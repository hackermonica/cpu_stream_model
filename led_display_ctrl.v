==> flow/design.v <==
module led_display_ctrl(
    input wire clkg,
	input [31:0] 	  result,
    output wire led0_en_o,
    output wire led1_en_o,
    output wire led2_en_o,
    output wire led3_en_o,
    output wire led4_en_o,
    output wire led5_en_o,
    output wire led6_en_o,
    output wire led7_en_o,
	output reg        led_ca,
	output reg        led_cb,
    output reg        led_cc,
	output reg        led_cd,
	output reg        led_ce,
	output reg        led_cf,
	output reg        led_cg,
	output wire       led_dp 
    );
	reg  [7:0] led_en;
	assign led0_en_o=led_en[0];
	assign led1_en_o=led_en[1];
	assign led2_en_o=led_en[2];
	assign led3_en_o=led_en[3];
	assign led4_en_o=led_en[4];
	assign led5_en_o=led_en[5];
	assign led6_en_o=led_en[6];
	assign led7_en_o=led_en[7];
assign led_dp=1;
reg [6:0] number [15:0];
always @(*) begin
    number[15]= 7'b0111000;
    number[14]= 7'b0110000;
    number[13]= 7'b1000010;
    number[12]= 7'b1110010;
    number[11]= 7'b1100000;
    number[10]= 7'b0001000;
    number[9]=  7'b0001100;
    number[8]=  7'b0000000;
    number[7]=  7'b0001111;
    number[6]=  7'b0100000;
    number[5]=  7'b0100100;
    number[4]=  7'b1001100;
    number[3]=  7'b0000110;
    number[2]=  7'b0010010;
    number[1]=  7'b1001111;
    number[0]=  7'b0000001;
end 
reg [3:0] answer[7:0];
always @(posedge clkg) begin
    answer[0][3:0]=result[3:0];
    answer[1][3:0]=result[7:4];
    answer[2][3:0]=result[11:8];
    answer[3][3:0]=result[15:12];
    answer[4][3:0]=result[19:16];
    answer[5][3:0]=result[23:20];
    answer[6][3:0]=result[27:24];
    answer[7][3:0]=result[31:28];
end
reg [6:0] led;
always @(posedge clkg) begin
    case (cnt)
        3'd0:led=number[answer[0]];
        3'd1:led=number[answer[1]];
        3'd2:led=number[answer[2]];
        3'd3:led=number[answer[3]];
        3'd4:led=number[answer[4]];
        3'd5:led=number[answer[5]];
        3'd6:led=number[answer[6]];
        3'd7:led=number[answer[7]];
        default: led=0;
    endcase
	led_ca=led[6];
	led_cb=led[5];
	led_cc=led[4];
	led_cd=led[3];
	led_ce=led[2];
	led_cf=led[1];
	led_cg=led[0];
end
reg [19:1] mytime;
reg [2:0] cnt;
always @(posedge clkg) begin
	mytime=mytime+1;
	if (mytime==20'd20001) begin
		mytime=0;
	end
end
always @(posedge clkg) begin
    if (mytime==0) begin
		cnt=cnt+1;
	end
end
always @(posedge clkg) begin
	if (cnt==4'd7) begin
		led_en=8'b01111111;
	end
	else if (cnt==4'd6) begin
		led_en=8'b10111111;
	end
	else if (cnt==4'd5) begin
		led_en=8'b11011111;
	end
	else if (cnt==4'd4) begin
		led_en=8'b11101111;
	end
	else if (cnt==4'd3) begin
		led_en=8'b11110111;
	end
	else if (cnt==4'd2) begin
		led_en=8'b11111011;
	end
	else if (cnt==4'd1) begin
		led_en=8'b11111101;
	end
	else if (cnt==4'd0) begin
		led_en=8'b11111110;
	end
end
endmodule
======== Reports on led_display_ctrl ========
What the tools print for led_display_ctrl, step after step.
Lines are those of the file above, counted from 1.
Cell names lack the library's common part.
Not given: --
inputs
  design top .............................. led_display_ctrl
  clock port .............................. clkg
  library ................................. sky130hd
  library corner .......................... tt_025C_1v80

======== Elaborated design ========
Source: Yosys, flattened and elaborated. Widths are those after wreduce. Registers that Yosys merges into a memory's read port (data or address) are not register bits. Print and check cells do not count. Equal cells are merged and count once.
operators by class
  add/sub/neg operators ................... 2
  mux-type cells .......................... 16
  equality and inequality tests ........... 128
  reduce/logical cells .................... 22
operator list
  kind                                      number
  parallel mux 7 bit (select 16 bit)        8
  == test 4 bit with constant B             64
  == test 4 x 3 -> 1 bit with constant B    32
  == test 4 x 2 -> 1 bit with constant B    16
  parallel mux 7 bit (select 8 bit)         1
  2-to-1 mux 8 bit                          7
  == test 4 x 1 -> 1 bit with constant B    8
  zero test 4 bit                           8
  adder 19 x 1 -> 19 bit with constant B    1
  == test 19 x 15 -> 1 bit with constant B  1
  zero test 19 bit                          1
  == test 3 bit with constant B             4
  nonzero test 7 bit                        1
  OR reduction 7 bit                        1
  == test 3 x 2 -> 1 bit with constant B    2
  nonzero test 6 bit                        1
  OR reduction 6 bit                        1
  nonzero test 5 bit                        1
  OR reduction 5 bit                        1
  nonzero test 4 bit                        1
  OR reduction 4 bit                        1
  adder 3 x 1 -> 3 bit with constant B      1
  == test 3 x 1 -> 1 bit with constant B    1
  zero test 3 bit                           1
  nonzero test 3 bit                        1
  OR reduction 3 bit                        1
  nonzero test 2 bit                        1
  OR reduction 2 bit                        1
bit counts
  elaborated cells ........................ 192
  input port bits ......................... 33
  bits in registers ....................... 69

======== Depth ========
Yosys ltp: most cells in a row. Word level: on the elaborated netlist, between registers, memories and ports. Mapped: between sequential cells and ports; inverters and the memories' decode and read muxes count.
depth
  word-level depth ........................ 8
  ABC_AREA ................................ 0
  depth in mapped cells ................... 9

======== Netlist ========
The flow's flattened synthesis, as Yosys stat reports it; memories are mapped. The netlist is that of the ABC_AREA named above (0 if unset); the other value can give another one.
cells by type
  cell type  number  area in all (um^2)
  dfxtp_1    66      1.32E+03
  o21ai_0    41      205.197
  nor2_1     43      161.405
  a21oi_1    32      160.154
  nand2_1    41      153.898
  xnor2_1    15      131.376
  xor2_1     13      113.859
  clkbuf_1   30      112.608
  ha_1       8       100.096
  nand3_1    20      100.096
  edfxtp_1   3       90.086
  inv_1      21      78.826
  o22ai_1    12      75.072
  nand2b_1   11      68.816
  nor2b_1    11      68.816
  a31oi_1    10      62.56
  o32ai_1    7       61.309
  nor3_1     12      60.058
Other cell types: 37; their cells: 95.
synthesis totals
  cell area after synthesis ............... 3852.4 um^2
  cells in the netlist .................... 491
  mapped flip-flops ....................... 69

======== Timing after synthesis ========
Source: OpenSTA report_checks on the synthesized netlist (no wires, ideal clock, input and output delay 20% of the period each), path of least setup slack; recovery checks are left aside. Register names are those of the netlist, which keeps one name where synthesis merged equal registers.
timing path after synthesis
  kind .................................... reg2reg
  start ................................... reg mytime[1]
  end ..................................... reg mytime[10]
  required time ........................... 4.321 ns
  time at the first pin ................... 0.000 ns
  delay of the path ....................... 2.072 ns
  library setup time ...................... 0.129 ns
  path buffers ............................ 0
  stages .................................. 8
  path slack .............................. 2.377 ns
  period .................................. 4.45 ns
  data arrival time ....................... 1.943 ns
  period reached after synthesis .......... 2.073 ns
"delay of the path" = arrival - input delay + setup time.
"stages": output pins that drive a net of the path, with the launching flip-flop's if there is one; two outputs of one cell count as two.
"period reached after synthesis" is the clock period less the worst setup slack; recovery checks do not enter. This is arithmetic on one report: input and output delays are still those of the set period (20% each).
Between the ends stands the longest chain of elaborated cells between them, by number of cells; it is not shown to be the way that was timed. Of several equally long chains one is given.
Each line given opens the expression or statement behind the cell; cells for indexed reads and writes are added by Yosys, which also makes memories of some case tables.
on the way, after synthesis
  cell sequence ........................... dfxtp_1 -> ha_1 -> and3_1 -> or4_1 -> o41ai_1 -> o22ai_1 -> nor3_2 -> nor2_1
  length of the longest elaborated chain .. 2
RTL lines, path after synthesis
  what                      RTL line  source
  start: declaration        82        reg [19:1] mytime;
  start: assignment         85        mytime=mytime+1;
  start: assignment         87        mytime=0;
  adder 19 x 1 -> 19 bit    85
  == test 19 x 15 -> 1 bit  86        if (mytime==20'd20001) begin
  end: assignment           85
  end: assignment           87
  end: declaration          82

Hand-over note for led_display_ctrl

Below are 2 stored runs of the flow (Yosys, OpenROAD; platform sky130hd) on led_display_ctrl, each with its settings, unordered. Constraints: input delay and output delay 20% of the set period each, output load 0.01 pF.

======== record 1 ========
==> flow/run.sh <==
#!/bin/bash
# the make line also repeats the synthesis and layout settings of config.mk as NAME=value (left out here)
make -C /OpenROAD-flow-scripts/flow DESIGN_CONFIG=/design/flow/config.mk WORK_HOME=/design/flow/orfs CLKGATE_MAP_FILE= finish
==> flow/config.mk <==
export PLATFORM = sky130hd
export DESIGN_NAME = led_display_ctrl
export DESIGN_NICKNAME = led_display_ctrl
export VERILOG_FILES = /design/flow/design.v
export SDC_FILE = /design/flow/constraint.sdc
export NUM_CORES = 4
export LEC_CHECK = 0
export ABC_AREA = 0
export CAP_MARGIN = 15
export CELL_PAD_IN_SITES_DETAIL_PLACEMENT = 0
export CELL_PAD_IN_SITES_GLOBAL_PLACEMENT = 2
export CORE_ASPECT_RATIO = 0.5
export CORE_MARGIN = 2
export CORE_UTILIZATION = 50
export HOLD_SLACK_MARGIN = 0.25
export MAX_ROUTING_LAYER = met5
export PLACE_DENSITY_LB_ADDON = 0.3
export SETUP_SLACK_MARGIN = 0.74
export SLEW_MARGIN = 20
export TNS_END_PERCENT = 95
==> flow/constraint.sdc <==
create_clock -name core_clock -period 3.62 [get_ports {clkg}]
set_input_delay 0.7240 -clock core_clock [delete_from_list [all_inputs] [get_ports {clkg}]]
set_output_delay 0.7240 -clock core_clock [all_outputs]
set_load 0.01 [all_outputs]

-------- record 1 --------
  no final report: placement broke off with FLW-0024

======== record 2 ========
==> flow/run.sh <==
#!/bin/bash
# the make line also repeats the synthesis and layout settings of config.mk as NAME=value (left out here)
make -C /OpenROAD-flow-scripts/flow DESIGN_CONFIG=/design/flow/config.mk WORK_HOME=/design/flow/orfs CLKGATE_MAP_FILE= finish
==> flow/config.mk <==
export PLATFORM = sky130hd
export DESIGN_NAME = led_display_ctrl
export DESIGN_NICKNAME = led_display_ctrl
export VERILOG_FILES = /design/flow/design.v
export SDC_FILE = /design/flow/constraint.sdc
export NUM_CORES = 4
export LEC_CHECK = 0
export ABC_AREA = 1
export CAP_MARGIN = 20
export CELL_PAD_IN_SITES_GLOBAL_PLACEMENT = 2
export CORE_MARGIN = 2
export CORE_UTILIZATION = 53
export CTS_CLUSTER_SIZE = 64
export HOLD_SLACK_MARGIN = 0.02
export PLACE_DENSITY_LB_ADDON = 0.02
export SETUP_SLACK_MARGIN = -0.08
export SLEW_MARGIN = 20
export TNS_END_PERCENT = 50
==> flow/constraint.sdc <==
create_clock -name core_clock -period 1.87 [get_ports {clkg}]
set_input_delay 0.3740 -clock core_clock [delete_from_list [all_inputs] [get_ports {clkg}]]
set_output_delay 0.3740 -clock core_clock [all_outputs]
set_load 0.01 [all_outputs]

-------- record 2 --------
  no final report: placement broke off with FLW-0024

End of note.
