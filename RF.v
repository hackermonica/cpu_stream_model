==> flow/design.v <==
module RF (
    input wire clk,
    input wire rst,
    input wire RFWr,
    input wire [31:0]rR1,
    input wire [31:0]rR2,
    input wire [31:0]wR,
    input wire [31:0]wD,
    output reg [31:0]rD1,
    output reg [31:0]rD2,
    output wire [31:0]result
);
    assign result=x[19];
    reg [31:0]x[31:0];
    always @(*) begin
        if (rR1==0) begin
            rD1=0;
        end else begin
            rD1=x[rR1];
        end
    end
    always @(*) begin
        if (rR2==0) begin
            rD2=0;
        end else begin
            rD2=x[rR2];
        end
    end
    always @(posedge clk) begin
        if (rst==1'b1) begin
            x[0]=0;
            x[1]=0;
            x[2]=0;
            x[3]=0;
            x[4]=0;
            x[5]=0;
            x[6]=0;
            x[7]=0;
            x[8]=0;
            x[9]=0;
            x[10]=0;
            x[11]=0;
            x[12]=0;
            x[13]=0;
            x[14]=0;
            x[15]=0;
            x[16]=0;
            x[17]=0;
            x[18]=0;
            x[19]=0;
            x[20]=0;
            x[21]=0;
            x[22]=0;
            x[23]=0;
            x[24]=0;
            x[25]=0;
            x[26]=0;
            x[27]=0;
            x[28]=0;
            x[29]=0;
            x[30]=0;
            x[31]=0;
        end
        else if (RFWr==1) begin
            x[wR]=wD;
        end
    end
endmodule
### Step by step through the tools: RF

Tool output for the design above, in the order of the flow.
Lines are those of the file above, counted from 1.
Operators carry their Yosys type and port widths (W data, S select, Z words).
Library cell names are shortened.
Not given: n/a

* top: RF
* clock port: clk
* cell library: sky130hd
* corner: tt_025C_1v80

### Word level

Counts by Yosys on the flattened word-level netlist (proc, flatten, opt, wreduce; memories kept). Register bits leave out memories and registers merged into their read ports (data or address); mux counts leave out enables and synchronous resets folded into registers. Print and check cells are left out. Cells with the same type and inputs are merged into one.
Yosys's memory passes give these memory sizes; they may raise the number of words (mostly to a power of two), join words into wider ones and drop unused or constant bits.

* add/sub/neg operators: 0
* multipliers: 0
* divide/modulo/power cells: 0
* $lt $le $gt $ge: 0
* eq/ne operators: 0
* shifts and indexed selects: 0
* multiplexer cells: 9
* bitwise gates (word level): 0
* reductions and logical operators: 2

Operators by type and width (count)
* $mux W32: 4
* $logic_not A32 Y1: 2
* $mux W5: 2
* $mux W1: 3

* flip-flop bits (word level): 0
* bits in latches: 0
* RAM bits: 1024
* memory bits (read-only): 0
* memories: 1
* bits of input ports: 131
* output and inout port bits: 96
* elaborated cells: 12

Memories
* x: depth 32, bits a word 32, line 14 `reg [31:0]x[31:0];`

### Logic depth

Longest topological path by Yosys (ltp), each cell counted once; first at word level (registers and memories cut), then after technology mapping (sequential cells cut; the memories' decode and read muxes count).

* word-level depth: 2
* ABC_AREA: 0
* depth in mapped cells: 9

### After synthesis

Yosys stat after the flow's synthesis: flattened, memories mapped to cells. It holds for the ABC_AREA given above (unset counts as 0); a run with the other value may have another netlist.

* cell count: 3915
* chip area (Yosys): 0.0551366 sq mm
* mapped flip-flops: 1024
* buffer cells: 418

Cell types (count)
* edfxtp_1: 1024
* mux4_2: 340
* and2_1: 1026
* mux2i_1: 358
* a221oi_1: 179
* clkbuf_1: 301
* a22oi_1: 72
* o21ai_0: 105
* nand2_1: 137
* buf_2: 74
* a22o_1: 39
* a221o_1: 25
* a311oi_1: 25
* buf_4: 27
* or2_2: 32
* nor2_1: 41
* a21oi_1: 24
* nor4_1: 16

Other cell types: 18; their cells: 70.

### Timing after synthesis

Path of least setup slack by OpenSTA after synthesis, without wires, with an ideal clock, recovery checks aside; 20% of the period is set as input and as output delay. Where synthesis merged equal registers, the netlist keeps one of their names.

* path type: input to output
* start point: input rR1[0]
* end point: output rD1[10]
* clock period: 4.84 ns
* input delay: 0.968 ns
* external output delay: 0.968 ns
* time at the first pin: 0.968 ns
* data arrival time: 2.683 ns
* data required time: 3.872 ns
* slack: 1.189 ns
* path delay: 1.715 ns
* stages on the path: 6
* path buffers: 2
* synthesis period reached: 3.651 ns

"path delay" is the arrival time less input delay plus setup time.
A path that ends at an output port has no setup time.
"stages on the path" counts driving pins, that of a launching flip-flop among them; a cell with two outputs on the path counts twice.
"synthesis period reached" is the clock period less the worst setup slack; recovery checks do not enter. This is arithmetic on one report: input and output delays are still those of the set period (20% each).
Between the ends stands the longest chain of elaborated cells between them, by number of cells; it is not shown to be the way that was timed. Of several equally long chains one is given.
A line is the first line of the expression or statement that the cell stems from. Yosys adds cells for indexed reads and writes and turns some case tables into memories.
A memory read counts as a cell of the chain, while the word-level depth stops at memories.

* cell sequence: buf_2 > clkbuf_1 > mux4_2 > a22oi_1 > nand2_1 > a22o_1
* cells in the longest elaborated chain: 2

RTL lines, path post-synthesis
* from (decl): line 5 `input wire [31:0]rR1,`
* $mem_v2 Z32 W32: line 14 `reg [31:0]x[31:0];`
* $mux W32: line 16 `if (rR1==0) begin`
* to (decl): line 9 `output reg [31:0]rD1,`

### Path in the finished layout

Path of least setup slack in the final report of entry A (OpenROAD, finished layout, wires in). Where an end is a register, its clock arrival counts in the times.

* path type: register to output
* start point: memory x[31][10]
* end point: output rD2[10]
* clock period: 1.94 ns
* external output delay: 0.39 ns
* time at the first pin: 0.71 ns
* data arrival time: 2.61 ns
* data required time: 1.55 ns
* slack: -1.06 ns
* stages on the path: 6
* path buffers: 1

Between the ends stands the longest chain of elaborated cells between them, by number of cells; it is not shown to be the way that was timed. Of several equally long chains one is given.
A memory read counts as a cell of the chain, while the word-level depth stops at memories.

* cell sequence: edfxtp_1 > mux4_2 > mux4_2 > nor2b_4 > nor3_2 > buf_2
* cells in the longest elaborated chain: 2

RTL lines, path post-layout
* from (decl): line 14 `reg [31:0]x[31:0];`
* $mem_v2 Z32 W32: line 14
* $mux W32: line 23 `if (rR2==0) begin`
* to (decl): line 10 `output reg [31:0]rD2,`

==> results <==
2 stored runs of RF in the flow (synthesis by Yosys, layout by OpenROAD, sky130hd cells), in arbitrary order. Constraints: input delay and output delay 20% of the set period each, output load 0.01 pF.

### Entry A

==> flow/run.sh <==
#!/bin/bash
# the make line also repeats the synthesis and layout settings of config.mk as NAME=value (left out here)
make -C /OpenROAD-flow-scripts/flow DESIGN_CONFIG=/design/flow/config.mk WORK_HOME=/design/flow/orfs CLKGATE_MAP_FILE= finish
==> flow/config.mk <==
export PLATFORM = sky130hd
export DESIGN_NAME = RF
export DESIGN_NICKNAME = RF
export VERILOG_FILES = /design/flow/design.v
export SDC_FILE = /design/flow/constraint.sdc
export NUM_CORES = 4
export LEC_CHECK = 0
export ABC_AREA = 0
export CAP_MARGIN = 0
export CORE_MARGIN = 2
export CORE_UTILIZATION = 56
export CTS_CLUSTER_SIZE = 50
export GPL_TIMING_DRIVEN = 1
export PLACE_DENSITY_LB_ADDON = 0.12
export SETUP_SLACK_MARGIN = -0.16
export SLEW_MARGIN = 20
==> flow/constraint.sdc <==
create_clock -name core_clock -period 1.94 [get_ports {clk}]
set_input_delay 0.3880 -clock core_clock [delete_from_list [all_inputs] [get_ports {clk}]]
set_output_delay 0.3880 -clock core_clock [all_outputs]
set_load 0.01 [all_outputs]

Results of entry A:
- Worst setup slack after layout: -1.057 ns
- Synthesized cell area: 0.0551366 sq mm
- Area of the die: 0.100984 sq mm
- Post-route worst hold slack: 0.591 ns
- Post-route setup TNS: -56.053 ns
- Standard-cell area after routing: 0.0689899 sq mm

### Entry B

==> flow/run.sh <==
#!/bin/bash
# the make line also repeats the synthesis and layout settings of config.mk as NAME=value (left out here)
make -C /OpenROAD-flow-scripts/flow DESIGN_CONFIG=/design/flow/config.mk WORK_HOME=/design/flow/orfs CLKGATE_MAP_FILE= finish
==> flow/config.mk <==
export PLATFORM = sky130hd
export DESIGN_NAME = RF
export DESIGN_NICKNAME = RF
export VERILOG_FILES = /design/flow/design.v
export SDC_FILE = /design/flow/constraint.sdc
export NUM_CORES = 4
export LEC_CHECK = 0
export CAP_MARGIN = 20
export CELL_PAD_IN_SITES_DETAIL_PLACEMENT = 1
export CORE_ASPECT_RATIO = 1.22
export CORE_MARGIN = 2
export CORE_UTILIZATION = 22
export CTS_CLUSTER_SIZE = 75
export GPL_TIMING_DRIVEN = 0
export MAX_ROUTING_LAYER = met4
export PLACE_DENSITY_LB_ADDON = 0.18
export SETUP_SLACK_MARGIN = -0.02
export SLEW_MARGIN = 20
export TNS_END_PERCENT = 5
==> flow/constraint.sdc <==
create_clock -name core_clock -period 3.12 [get_ports {clk}]
set_input_delay 0.6240 -clock core_clock [delete_from_list [all_inputs] [get_ports {clk}]]
set_output_delay 0.6240 -clock core_clock [all_outputs]
set_load 0.01 [all_outputs]

Results of entry B:
- Standard-cell area after routing: 0.0688873 sq mm
- Post-route worst hold slack: 0.774 ns
- Post-route setup TNS: -91.737 ns
- Worst setup slack after layout: -0.835 ns
- Area of the die: 0.254662 sq mm
- Synthesized cell area: 0.0551366 sq mm
